==> flow/design.v <==
module ws2811
  #(
    parameter NUM_LEDS          = 49,           
    parameter SYSTEM_CLOCK      = 64_000_000  
    )
   (
    input                              clk,           
    input                              reset,         
    output                             data_request,  
    output                             new_address,   
    output reg [LED_ADDRESS_WIDTH-1:0] address,       
    input [7:0]                        red_in,        
    input [7:0]                        green_in,      
    input [7:0]                        blue_in,       
    output reg                         DO             
    );
   function integer log2;
      input integer                    value;
      begin
         value = value-1;
         for (log2=0; value>0; log2=log2+1)
           value = value>>1;
      end
   endfunction
   localparam integer LED_ADDRESS_WIDTH = 8;          
   localparam integer CYCLE_COUNT         = SYSTEM_CLOCK / 800000;
   localparam integer H0_CYCLE_COUNT      = 0.32 * CYCLE_COUNT;
   localparam integer H1_CYCLE_COUNT      = 0.64 * CYCLE_COUNT;
   localparam integer CLOCK_DIV_WIDTH     = log2(CYCLE_COUNT);
   localparam integer RESET_COUNT         = 100 * CYCLE_COUNT;
   localparam integer RESET_COUNTER_WIDTH = log2(RESET_COUNT);
   reg [CLOCK_DIV_WIDTH-1:0]             clock_div;            
   reg [RESET_COUNTER_WIDTH-1:0]         reset_counter;        
   localparam STATE_RESET    = 3'd0;
   localparam STATE_LATCH    = 3'd1;
   localparam STATE_PRE      = 3'd2;
   localparam STATE_TRANSMIT = 3'd3;
   localparam STATE_POST     = 3'd4;
   reg [2:0]                           state;               
   localparam COLOR_G     = 2'd0;
   localparam COLOR_R     = 2'd1;
   localparam COLOR_B     = 2'd2;
   reg [1:0]                           color;               
   reg [7:0]                           red;
   reg [7:0]                           green;
   reg [7:0]                           blue;
   reg [7:0]                           current_byte;        
   reg [2:0]                           current_bit;         
   wire                                reset_almost_done;
   wire                                led_almost_done;
   assign reset_almost_done = (state == STATE_RESET) && (reset_counter == RESET_COUNT-1);
   assign led_almost_done   = (state == STATE_POST)  && (color == COLOR_B) && (current_bit == 0) && (address != 0);
   assign data_request = reset_almost_done || led_almost_done;
   assign new_address  = (state == STATE_PRE) && (current_bit == 7);
   always @ (posedge clk) begin
      if (reset) begin
         address <= 0;
         state <= STATE_RESET;
         DO <= 0;
         reset_counter <= 0;
         color <= COLOR_G;
         current_bit <= 7;
      end
      else begin
         case (state)
           STATE_RESET: begin
              DO <= 0;
              if (reset_counter == RESET_COUNT-1) begin
                 reset_counter <= 0;
                 state <= STATE_LATCH;
              end
              else begin
                 reset_counter <= reset_counter + 1;
              end
           end  
           STATE_LATCH: begin
              red <= green_in;
              blue <= blue_in;
              if (address < NUM_LEDS) begin
                address <= address + 1;
              end
              else begin
                address <= 0;
              end
              color <= COLOR_G;
              current_byte <= red_in;
              current_bit <= 7;
              state <= STATE_PRE;
           end
           STATE_PRE: begin
              clock_div <= 0;
              DO <= 1;
              state <= STATE_TRANSMIT;
           end
           STATE_TRANSMIT: begin
              if (current_byte[7] == 0 && clock_div >= H0_CYCLE_COUNT) begin
                 DO <= 0;
              end
              else if (current_byte[7] == 1 && clock_div >= H1_CYCLE_COUNT) begin
                 DO <= 0;
              end
              if (clock_div == CYCLE_COUNT-1) begin
                 state <= STATE_POST;
              end
              else begin
                 clock_div <= clock_div + 1;
              end
           end
           STATE_POST: begin
              if (current_bit != 0) begin
                 current_byte <= {current_byte[6:0], 1'b0};
                 case (current_bit)
                    7: current_bit <= 6;
                    6: current_bit <= 5;
                    5: current_bit <= 4;
                    4: current_bit <= 3;
                    3: current_bit <= 2;
                    2: current_bit <= 1;
                    1: current_bit <= 0;
                 endcase
                 state <= STATE_PRE;
              end
              else begin
                 case (color)
                    COLOR_G: begin
                       color <= COLOR_R;
                       current_byte <= red;
                       current_bit <= 7;
                       state <= STATE_PRE;
                    end
                   COLOR_R: begin
                      color <= COLOR_B;
                      current_byte <= blue;
                      current_bit <= 7;
                      state <= STATE_PRE;
                   end
                   COLOR_B: begin
                      if (address == 0) begin
                         state <= STATE_RESET;
                      end
                      else begin
                         state <= STATE_LATCH;
                      end
                   end
                 endcase  
              end
           end
         endcase
      end
   end
endmodule
# From RTL to reports: ws2811
# The steps from the RTL of ws2811 to its reports follow in flow order.
# Line numbers count from 1 in the design file above.
# Cell names lack the library's common part.
# A cell with n/a has no value.
# inputs
design,ws2811
clock_port,clk
lib,sky130hd
corner,tt_025C_1v80

# Word level
# Source: Yosys, flattened and elaborated, memories not mapped. Widths are those after wreduce. Registers that Yosys merges into a memory's read port (data or address) are not register bits. Print and check cells do not count. Equal cells are merged and count once.
# bits
ff_bits,61
latch_bits,0
ramBits,0
mem_bits_ro,0
clocked_rd_ports_x_width,0
n_memories,0
in_bits,26
# classes
n_addsub,3
n_mul,0
div,0
n_cmp,3
n_eq,25
shift,0
mux,23
logic,2
n_reduce_logical,26
# op_table
operator,n
8-bit parallel mux with 2-bit select,2
3-bit parallel mux with 7-bit select,1
8-bit 2-to-1 mux,2
3-bit equality test (second input constant),5
3-bit parallel mux with 5-bit select,1
3-bit 2-to-1 mux,5
7-bit parallel mux with 2-bit select,1
13-bit by 1-bit adder with 13-bit output (second input constant),1
13-bit equality test (second input constant),1
13-bit 2-to-1 mux,1
3-bit by 2-bit equality test with 1-bit output (second input constant),4
3-bit AND reduction,4
3-bit parallel mux with 2-bit select,2
3-bit inequality test (second input constant),3
9-bit inequality test (second input constant),1
2-bit inequality test (second input constant),4
4-bit inequality test (second input constant),2
8-bit by 1-bit adder with 8-bit output (second input constant),1
8-bit by 6-bit less-than comparator with 1-bit output (second input constant),1
8-bit zero test,1
8-bit nonzero test,1
2-bit parallel mux with 2-bit select,2
1-bit logical AND,7
7-bit by 1-bit adder with 7-bit output (second input constant),1
7-bit by 5-bit greater-or-equal comparator with 1-bit output (second input constant),1
7-bit by 6-bit greater-or-equal comparator with 1-bit output (second input constant),1
7-bit equality test (second input constant),1
7-bit 2-to-1 mux,1
# Not listed: further kinds 16, cells in them 24.

# Logic depth
# Longest topological path by Yosys (ltp), each cell counted once; first at word level (registers and memories cut), then after technology mapping (sequential cells cut; the memories' decode and read muxes count).
# logic_depth
ltp_word,5
abc_area,0
depth_mapped,8

# Netlist
# The flow's flattened synthesis, as Yosys stat reports it; memories are mapped. The netlist is that of the ABC_AREA named above (0 if unset); the other value can give another one.
# The area totals of this step are shown rounded.
# by_type
cell_type,n
edfxtp_1,31
dfxtp_1,33
ha_1,10
nor2_1,29
xnor2_1,11
nand2_1,23
mux2i_1,8
xor2_1,9
inv_1,20
nand4_1,10
and2_1,9
a21oi_1,11
o21ai_0,11
o211ai_1,7
nand3_1,10
nor2b_1,6
and4_1,4
clkbuf_1,7
# Not listed: further types 24, cells in them 39.
# mapped
stdcells,288
synth_area_um2,2959
seqArea_um2,1592
ffs,64
buf_cells,10

# Timing after synthesis
# Source: OpenSTA report_checks on the synthesized netlist (no wires, ideal clock, input and output delay 20% of the period each), path of least setup slack; recovery checks are left aside. Register names are those of the netlist, which keeps one name where synthesis merged equal registers.
# synth_path
path_kind,reg2reg
from,register state
to,register blue[0]
tclk_ps,1770
setup_ps,388
t_arrival_ps,1378
required_time_ps,1382
path_slack_ps,3
path_delay_ps,1766
path_stages,4
path_buffers,1
period_less_setup_slack_ps,1767
# "path_delay_ps" = arrival - input delay + setup time.
# "path_stages": output pins that drive a net of the path, with the launching flip-flop's if there is one; two outputs of one cell count as two.
# "period_less_setup_slack_ps" is the clock period less the worst setup slack; recovery checks do not enter. This is arithmetic on one report: input and output delays are still those of the set period (20% each).
# An end named without its bit number is one bit of that signal or, where synthesis recoded a state register, one of its new flip-flops.
# Between the ends stands the longest chain of elaborated cells between them, by number of cells; it is not shown to be the way that was timed. Of several equally long chains one is given.
# A line is the first line of the expression or statement that the cell stems from. Yosys adds cells for indexed reads and writes and turns some case tables into memories.
# At most two assigning lines are given for a register; there are more.
# synth_via
cell_sequence,dfxtp_1 clkbuf_1 inv_1 nor2_1
elab_chain_len,2
# synth_lines
element,line,rtl
from (decl),39,reg [2:0]                           state;
from (assign),58,state <= STATE_RESET;
from (assign),70,state <= STATE_LATCH;
3-bit by 1-bit equality test with 1-bit output,65,case (state)
2-bit AND reduction,n/a,
to (assign),78,blue <= blue_in;
to (decl),46,reg [7:0]                           blue;

# Path in the finished layout
# Path of least setup slack in the final report of flow run A (OpenROAD, finished layout, wires in). Where an end is a register, its clock arrival counts in the times.
# The path's times are printed in steps of 10 ps; the period is the one set.
# layout_path
path_kind,reg2out
from,register current_bit[0]
to,output data_request
tclk_ps,3560
t_arrival_ps,2210
required_time_ps,2850
path_slack_ps,640
path_stages,9
path_buffers,2
# Between the ends stands the longest chain of elaborated cells between them, by number of cells; it is not shown to be the way that was timed. Of several equally long chains one is given.
# At most two assigning lines are given for a register; there are more.
# layout_via
cell_sequence,dfxtp_1 inv_1 ha_1 nor2b_1 buf_4 nand3_1 nand2b_1 nand2_1 clkdlybuf4s50_1
elab_chain_len,4
# layout_lines
element,line,rtl
from (decl),48,reg [2:0]                           current_bit;
from (assign),62,current_bit <= 7;
from (assign),87,current_bit <= 7;
3-bit zero test,52,assign led_almost_done   = (state == STATE_POST)  && (color == COLOR_B) && (current_bit == 0) && (address != 0 ...
1-bit logical AND x2,52,
1-bit logical OR,53,assign data_request = reset_almost_done || led_almost_done;
to (decl),9,"output                             data_request,"

# Settings and measured results of 2 stored flow runs for module ws2811 (sky130hd), not sorted in any way. The constraints put input and output delay at 20% of the set period each and load the outputs with 0.01 pF.
# "achieved_period_ps" = clock period - worst setup slack. The figure is calculated, with input and output delays left at 20% of the set period.
# "worst_path_ps": the worst setup path's part of the clock period (all of it between registers, 20% less for each end at a port) less its slack. A launch clock that arrives late makes it longer, a capture clock that arrives late makes it shorter.
# By "power_mw" is meant OpenSTA's value without simulated activity: inputs other than the clock are taken to toggle once in ten clock periods, and the tool carries that through the logic.
# "worst_path_ps" is known to 10 ps.
# The results are shown rounded.
# Settings: -- = not set for that run.
run name,period_ns,CORE_UTILIZATION,PLACE_DENSITY,CELL_PAD_IN_SITES_GLOBAL_PLACEMENT,TNS_END_PERCENT,GPL_TIMING_DRIVEN,CTS_CLUSTER_SIZE,CTS_CLUSTER_DIAMETER,MAX_ROUTING_LAYER,CAP_MARGIN,CORE_MARGIN,SLEW_MARGIN,die_footprint_um2,power_mw,timing.setup.ws_ps,worst_path_ps,critical_path_type,worst_hold_slack_ps,synthesis_area_um2,final_cell_area_um2,finish.utilization_pct,achieved_period_ps,total_negative_slack_ps
flow run A,3.56,30,0.67,2,15,1,31,264,met4,20,2,20,10670,1.443,639,2210,reg2out,474,2959,3675,37.9,2921,0
flow run B,3.35,40,--,--,--,--,--,--,--,20,2,20,8102,1.524,430,2250,reg2out,480,2959,3626,50.3,2920,0
